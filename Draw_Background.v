==> flow/design.v <==
`timescale 1ns / 1ps
module Draw_Background(
    input clk_20,
    input [4:0] btn,  
    input [9:0] sw,   
    input [11:0] VGA_HORZ_COORD,
    input [11:0] VGA_VERT_COORD,
    output [3:0] VGA_Red_Grid,
    output [3:0] VGA_Green_Grid,
    output [3:0] VGA_Blue_Grid,
    output reg [1:0] state = 0
    );
    wire Condition_For_Grid = (sw[1] || btn[3]) ? 0 : {(VGA_HORZ_COORD % 80 == 0 && VGA_VERT_COORD % 8 == 0 || VGA_VERT_COORD % 64 == 0 && VGA_HORZ_COORD % 16 == 0) && (VGA_HORZ_COORD < 960)};
    wire Condition_For_Partition = btn[3] ? 0 : ((VGA_HORZ_COORD < 963) && (VGA_HORZ_COORD > 957)) || 
                                    {(VGA_HORZ_COORD > 960) && ((VGA_VERT_COORD < 683 && VGA_VERT_COORD > 677) ||
                                    (VGA_VERT_COORD < 343 && VGA_VERT_COORD > 337))};
    wire Selector_top = {(VGA_HORZ_COORD < 1270) && (VGA_HORZ_COORD > 970) && ((VGA_VERT_COORD == 10) || (VGA_VERT_COORD == 330))} ||
                            {(VGA_VERT_COORD < 330) && (VGA_VERT_COORD > 10) && ((VGA_HORZ_COORD == 970) || (VGA_HORZ_COORD == 1270))};
    wire Selector_mid = {(VGA_HORZ_COORD < 1270) && (VGA_HORZ_COORD > 970) && ((VGA_VERT_COORD == 350) || (VGA_VERT_COORD == 670))} ||
                            {(VGA_VERT_COORD < 670) && (VGA_VERT_COORD > 350) && ((VGA_HORZ_COORD == 970) || (VGA_HORZ_COORD == 1270))};
    wire Selector_low = {(VGA_HORZ_COORD < 1270) && (VGA_HORZ_COORD > 970) && ((VGA_VERT_COORD == 690) || (VGA_VERT_COORD == 1010))} ||
                            {(VGA_VERT_COORD < 1010) && (VGA_VERT_COORD > 690) && ((VGA_HORZ_COORD == 970) || (VGA_HORZ_COORD == 1270))};
    wire Condition_For_Axis = (sw[2] || btn[3]) ? 0 : (VGA_HORZ_COORD == 480) || {(VGA_VERT_COORD == 512) && (VGA_HORZ_COORD < 960)};
    wire Condition_For_Ticks = (sw[2] || btn[3]) ? 0 : ((VGA_VERT_COORD % 8 == 0 && VGA_HORZ_COORD < 485 && VGA_HORZ_COORD > 475) ||
                                    (VGA_HORZ_COORD % 16 == 0 && VGA_HORZ_COORD < 960 && VGA_VERT_COORD < 517 && VGA_VERT_COORD > 507));
    wire Selector;               
    wire center;                 
    wire up;
    wire down;
    wire right;
    pushbutton btn1 (clk_20, btn[0], center);
    pushbutton btn2 (clk_20, btn[1], up);
    pushbutton btn3 (clk_20, btn[4], down);
    pushbutton btn4 (clk_20, btn[3], right);
    reg [1:0] selection = 1;
    reg [1:0] control = 0;
    reg [1:0] temp;
    always @ (posedge clk_20) begin
        case (selection)
        1: selection = down ? 2 : {up ? 3 : 1};
        2: selection = down ? 3 : {up ? 1 : 2};
        3: selection = down ? 1 : {up ? 2 : 3};
        default: selection = 1;
        endcase
        control = center ? selection : 0;
        case (state)
        0: begin
            state = (control == 1) ? 1 :
                    {(control == 2) ? 2 :
                        {(control == 3) ? 3 : state}};
            end
        1: begin
            state = (control == 1) ? 0 :
                    {(control == 2) ? 2 :
                        {(control == 3) ? 3 : state}};
            end
        2: begin
            state = (control == 1) ? 1 :
                    {(control == 2) ? 0 :
                        {(control == 3) ? 3 : state}};
            end
        3: begin
            state = (control == 1) ? 1 :
                    {(control == 2) ? 2 :
                        {(control == 3) ? 0 : state}};
            end
        default: state = 0;
        endcase
    end
    assign Selector = btn[3] ? 0 : {(selection == 1) ? Selector_top :
                        {(selection == 2) ? Selector_mid :
                            {(selection == 3) ? Selector_low : 0}}};
    reg [3:0]background_color_red;
    reg [3:0]background_color_green;
    reg [3:0]background_color_blue;
    reg [3:0]red_color;
    reg [3:0]green_color;
    reg [3:0]blue_color;
    reg condition_red;
    reg condition_green;
    reg condition_blue;    
    always @ (*) begin
        case (sw[8:5])
                4'b0001: begin
                    background_color_red = 4'h5;
                    background_color_green = 4'h0;
                    background_color_blue = 4'h0;
                    red_color = 4'hD;
                    green_color = 4'hD;
                    blue_color = 4'hD;
                    condition_red = 0;
                    condition_green = (Condition_For_Axis || Condition_For_Ticks);
                    condition_blue = Condition_For_Grid;
                end
                5'b0010: begin
                    background_color_red = 4'h0;
                    background_color_green = 4'h5;
                    background_color_blue = 4'h0;
                    red_color = 4'hD;
                    green_color = 4'hD;
                    blue_color = 4'hD;
                    condition_red = 0;
                    condition_green = Condition_For_Grid;
                    condition_blue = (Condition_For_Axis || Condition_For_Ticks);    
                end 
                5'b0100: begin
                    background_color_red = 4'h0;
                    background_color_green = 4'h0;
                    background_color_blue = 4'h5;
                    red_color = 4'hD;
                    green_color = 4'hD;
                    blue_color = 4'hD;
                    condition_red = 0;
                    condition_green = (Condition_For_Axis || Condition_For_Ticks);
                    condition_blue = Condition_For_Grid;
                end
                5'b1000: begin
                    background_color_red = 4'h3;
                    background_color_green = 4'h3;
                    background_color_blue = 4'h3;
                    red_color = 4'hD;
                    green_color = 4'hD;
                    blue_color = 4'hD;
                    condition_red = 0;
                    condition_green = (Condition_For_Axis || Condition_For_Ticks);
                    condition_blue = Condition_For_Grid;
                end
                default: begin
                    background_color_red = 4'h0;
                    background_color_green = 4'h0;
                    background_color_blue = 4'h0;
                    red_color = 4'ha;
                    green_color = 4'hD;
                    blue_color = 4'ha;
                    condition_red = Condition_For_Grid;
                    condition_green = (Condition_For_Axis || Condition_For_Ticks || Condition_For_Grid);
                    condition_blue = Condition_For_Grid;
                end            
        endcase
    end
    assign VGA_Red_Grid   = sw[9] ? 0 : 
                                {condition_red   ? red_color :
                                    {Selector ? 4'hf : background_color_red}} ;
    assign VGA_Green_Grid = sw[9] ? 0 : 
                                {condition_green ? green_color : background_color_green} ;
    assign VGA_Blue_Grid  = sw[9] ? 0 : 
                                {condition_blue  ? blue_color  : 
                                    {Condition_For_Partition ? 4'hf : background_color_blue}} ;
endmodule
`timescale 1ns / 1ps
module dff( input clk, input D, output reg Q );
    always @ (posedge clk) begin
    Q <= D;
    end
endmodule
`timescale 1ns / 1ps
module pushbutton(    input clk_20,    input btn,    output Q    );
    wire out1;
    wire out2;
    dff f1 (clk_20, btn, out1);
    dff f2 (clk_20, out1, out2);
    assign Q = out1 & ~out2;
endmodule
Reports on Draw_Background
The steps from the RTL of Draw_Background to its reports follow in flow order.
Line numbers count from 1 in the design file above.
Operators carry their Yosys type and port widths (W data, S select, Z words).
Library cell names are shortened.
{ "design": {"design": "Draw_Background", "clock": "clk_20", "cell_library": "sky130hd", "pvt_corner": "tt_025C_1v80"} }

Word level
Counts by Yosys on the flattened word-level netlist (proc, flatten, opt, wreduce; memories kept). Register bits leave out memories and registers merged into their read ports (data or address). Print and check cells are left out. Cells with the same type and inputs are merged into one.
{ "classes": {"addsub": 0, "mul": 0, "n_div": 1, "compare": 20, "eq_ne": 24, "shifts": 0, "mux": 41, "logic": 6, "reduce_logical": 46} }
{ "ops": {"columns": ["cell", "count"], "rows": [
  ["$mod A12 B7 Y32 const B", 1],
  ["$logic_not A32 Y1", 4],
  ["$lt A12 B10 Y1 const B", 6],
  ["$gt A12 B10 Y1 const B", 5],
  ["$eq A12 B10 Y1 const B", 5],
  ["$gt A12 B9 Y1 const B", 4],
  ["$lt A12 B9 Y1 const B", 3],
  ["$eq A12 B9 Y1 const B", 3],
  ["$mux W4", 8],
  ["$mux W2", 15],
  ["$logic_and A1 B1 Y1", 23],
  ["$pmux W3 S2", 3],
  ["$logic_or A1 B1 Y1", 16],
  ["$lt A12 B11 Y1 const B", 1],
  ["$eq A12 B11 Y1 const B", 1],
  ["$gt A12 B4 Y1 const B", 1],
  ["$eq A12 B4 Y1 const B", 1],
  ["$eq A2 B2 Y1 const B", 6],
  ["$mux W1", 11],
  ["$pmux W2 S4", 1],
  ["$eq A2 B1 Y1 const B", 3],
  ["$pmux W2 S3", 1],
  ["$eq A4 B1 Y1 const B", 1],
  ["$eq A4 B2 Y1 const B", 1],
  ["$eq A4 B3 Y1 const B", 1],
  ["$eq A4 B4 Y1 const B", 1],
  ["$ne A4 B4 Y1 const B", 1],
  ["$reduce_or A4 Y1", 1]
]} }
Other operator kinds: 6; their cells: 10.
{ "word_totals": {"reg_bits": 10, "latch_bits": 0, "mem_bits_rw": 0, "rom_bits": 0, "clocked_rd_ports_x_width": 0, "n_memories": 0, "output_inout_bits": 14, "elab_cells": 146} }

Longest topological paths
Yosys ltp: most cells in a row. Word level: on the elaborated netlist, between registers, memories and ports. Mapped: between sequential cells and ports; inverters and the memories' decode and read muxes count.
{ "depth": {"word_depth": 11, "abc_area": 0, "depth_mapped": 14, "mapped_depth_nobuf": 13} }

After synthesis
The flow's flattened synthesis, as Yosys stat reports it; memories are mapped. The netlist is that of the ABC_AREA named above (0 if unset); the other value can give another one.
{ "synth_totals": {"cell_count": 354, "mapped_area_um2": 2429.8, "ffs": 10, "buffers": 27} }
{ "types": {"columns": ["cell_type", "count", "type_area_um2"], "rows": [
  ["dfxtp_1", 8, 160.154],
  ["a21oi_1", 23, 115.11],
  ["nor2_1", 29, 108.854],
  ["nand2_1", 25, 93.84],
  ["o21ai_0", 18, 90.086],
  ["clkbuf_1", 20, 75.072],
  ["nand2b_1", 11, 68.816],
  ["nor3_1", 13, 65.062],
  ["edfxtp_1", 2, 60.058],
  ["inv_1", 16, 60.058],
  ["nand4_1", 9, 56.304],
  ["ha_1", 4, 50.048],
  ["nand3_1", 10, 50.048],
  ["a211oi_1", 6, 45.043],
  ["a211o_1", 5, 43.792],
  ["a311oi_1", 5, 43.792],
  ["nand4b_1", 5, 43.792],
  ["a211oi_4", 2, 40.038]
]} }
Not listed: further types 62, cells in them 143.
By module: a second synthesis without flattening, with its own total; a netlist apart from the flattened one above.
{ "unflattened": {"hier_cells": 350, "hier_area_um2": 2344.7} }
Rows give one instance, submodules left out.
{ "modules": {"columns": ["module", "n_inst", "n_cells", "mod_area_um2"], "rows": [
  ["Draw_Background", 1, 341, 2183.3],
  ["dff", 6, 1, 20.0],
  ["pushbutton", 3, 1, 13.8]
]} }

Timing after synthesis
Source: OpenSTA report_checks on the synthesized netlist (no wires, ideal clock, input and output delay 20% of the period each), path of least setup slack; recovery checks are left aside. Register names are those of the netlist, which keeps one name where synthesis merged equal registers.
{ "synth_path": {"path_kind": "input port to output port", "startpoint": "input VGA_HORZ_COORD[9]", "endpoint": "output VGA_Blue_Grid[0]", "tclk_ns": 6.95, "in_delay_ns": 1.390, "output_delay_ns": 1.390, "launch_ns": 1.390, "arrival_ns": 4.788, "slack_ns": 0.772, "path_delay_ns": 3.398, "path_stages": 14, "n_path_buf": 1, "period_less_setup_slack_ns": 6.178} }
"path_delay_ns" = arrival - input delay + setup time.
A path that ends at an output port has no setup time.
"path_stages" counts driving pins, that of a launching flip-flop among them; a cell with two outputs on the path counts twice.
"period_less_setup_slack_ns" is the clock period less the worst setup slack; recovery checks do not enter. This is arithmetic on one report: input and output delays are still those of the set period (20% each).
{ "synth_via": {"path_cell_list": "buf_4 > nor2_2 > inv_1 > ha_1 > nand2b_1 > nor4_1 > nor3_2 > a31o_1 > and4_1 > a211o_1 > a221o_1 > a211oi_4 > o31ai_2 > a311oi_1"} }
{ "synth_lines": {"columns": ["element", "line_no", "rtl"], "rows": [
  ["start: declaration", 6, "input [11:0] VGA_HORZ_COORD,"],
  ["end: declaration", 10, "output [3:0] VGA_Blue_Grid,"]
]} }
No chain of elaborated cells between the ends is given.

Worst path after layout
From the final timing report of run 1: the path of least setup slack in the routed layout; clock arrival at registers is part of the times.
{ "layout_path": {"path_kind": "input port to output port", "startpoint": "input VGA_HORZ_COORD[11]", "endpoint": "output VGA_Red_Grid[2]", "tclk_ns": 6.38, "in_delay_ns": 1.28, "output_delay_ns": 1.28, "launch_ns": 1.28, "arrival_ns": 4.97, "slack_ns": 0.14, "path_stages": 15, "n_path_buf": 4} }
{ "layout_via": {"path_cell_list": "clkdlybuf4s50_1 > ha_4 > and4b_1 > nor3_1 > or3_1 > a31o_1 > and4_1 > a211o_1 > a221o_1 > a211oi_4 > buf_4 > buf_4 > o211a_4 > nor3_1 > dlygate4sd1_1"} }
{ "layout_lines": {"columns": ["element", "line_no", "rtl"], "rows": [
  ["start: declaration", 6, "input [11:0] VGA_HORZ_COORD,"],
  ["end: declaration", 8, "output [3:0] VGA_Red_Grid,"]
]} }
No chain of elaborated cells between the ends is given.

FLOW RESULTS
============

Module Draw_Background, platform sky130hd: 2 stored runs of the flow (Yosys, OpenROAD) with differing settings, in no particular order. Input and output delays are each 20% of the period that was set; the output load is 0.01 pF.
"period reached": clock period set for the run, less the worst setup slack. It is reckoned from that one timing run; input and output delays stay at 20% of the period that was set.
"time used up by the worst setup path" = time allowed to the worst setup path (clock period - input delay - output delay, where it has them) - its slack; a late launch clock adds to it, a late capture clock takes from it.
By "total power after layout" is meant OpenSTA's value without simulated activity: inputs other than the clock are taken to toggle once in ten clock periods, and the tool carries that through the logic.

==> run 1: settings <==
{ "period_ns": 6.38, "CAP_MARGIN": 20, "CORE_MARGIN": 2, "CORE_UTILIZATION": 40, "SLEW_MARGIN": 20 }
==> run 1: results <==
utilization of the finished layout: 0.611
Yosys chip area after synthesis: 2,429.8 µm²
lowest setup slack: 0.138 ns
period reached: 6.242 ns
time used up by the worst setup path: 3.69 ns
critical path kind: input port to output port
worst hold slack after layout: 0.345 ns
total negative slack on setup checks: 0.000 ns
total power after layout: 481.3 uW
standard-cell area after routing: 3,593.4 µm²
total die area: 6,714.2 µm²

==> run 2: settings <==
{ "period_ns": 4.53, "CORE_UTILIZATION": 35, "SETUP_SLACK_MARGIN": -0.18, "PLACE_DENSITY": 0.74, "CORE_ASPECT_RATIO": 0.52, "GPL_TIMING_DRIVEN": 0, "CAP_MARGIN": 20, "CORE_MARGIN": 2, "SLEW_MARGIN": 20 }
==> run 2: results <==
utilization of the finished layout: 0.531
Yosys chip area after synthesis: 2,429.8 µm²
lowest setup slack: -0.717 ns
period reached: 5.247 ns
time used up by the worst setup path: 3.43 ns
critical path kind: input port to output port
worst hold slack after layout: 0.352 ns
total negative slack on setup checks: -7.208 ns
total power after layout: 735.1 uW
standard-cell area after routing: 3,489.6 µm²
total die area: 7,661.0 µm²
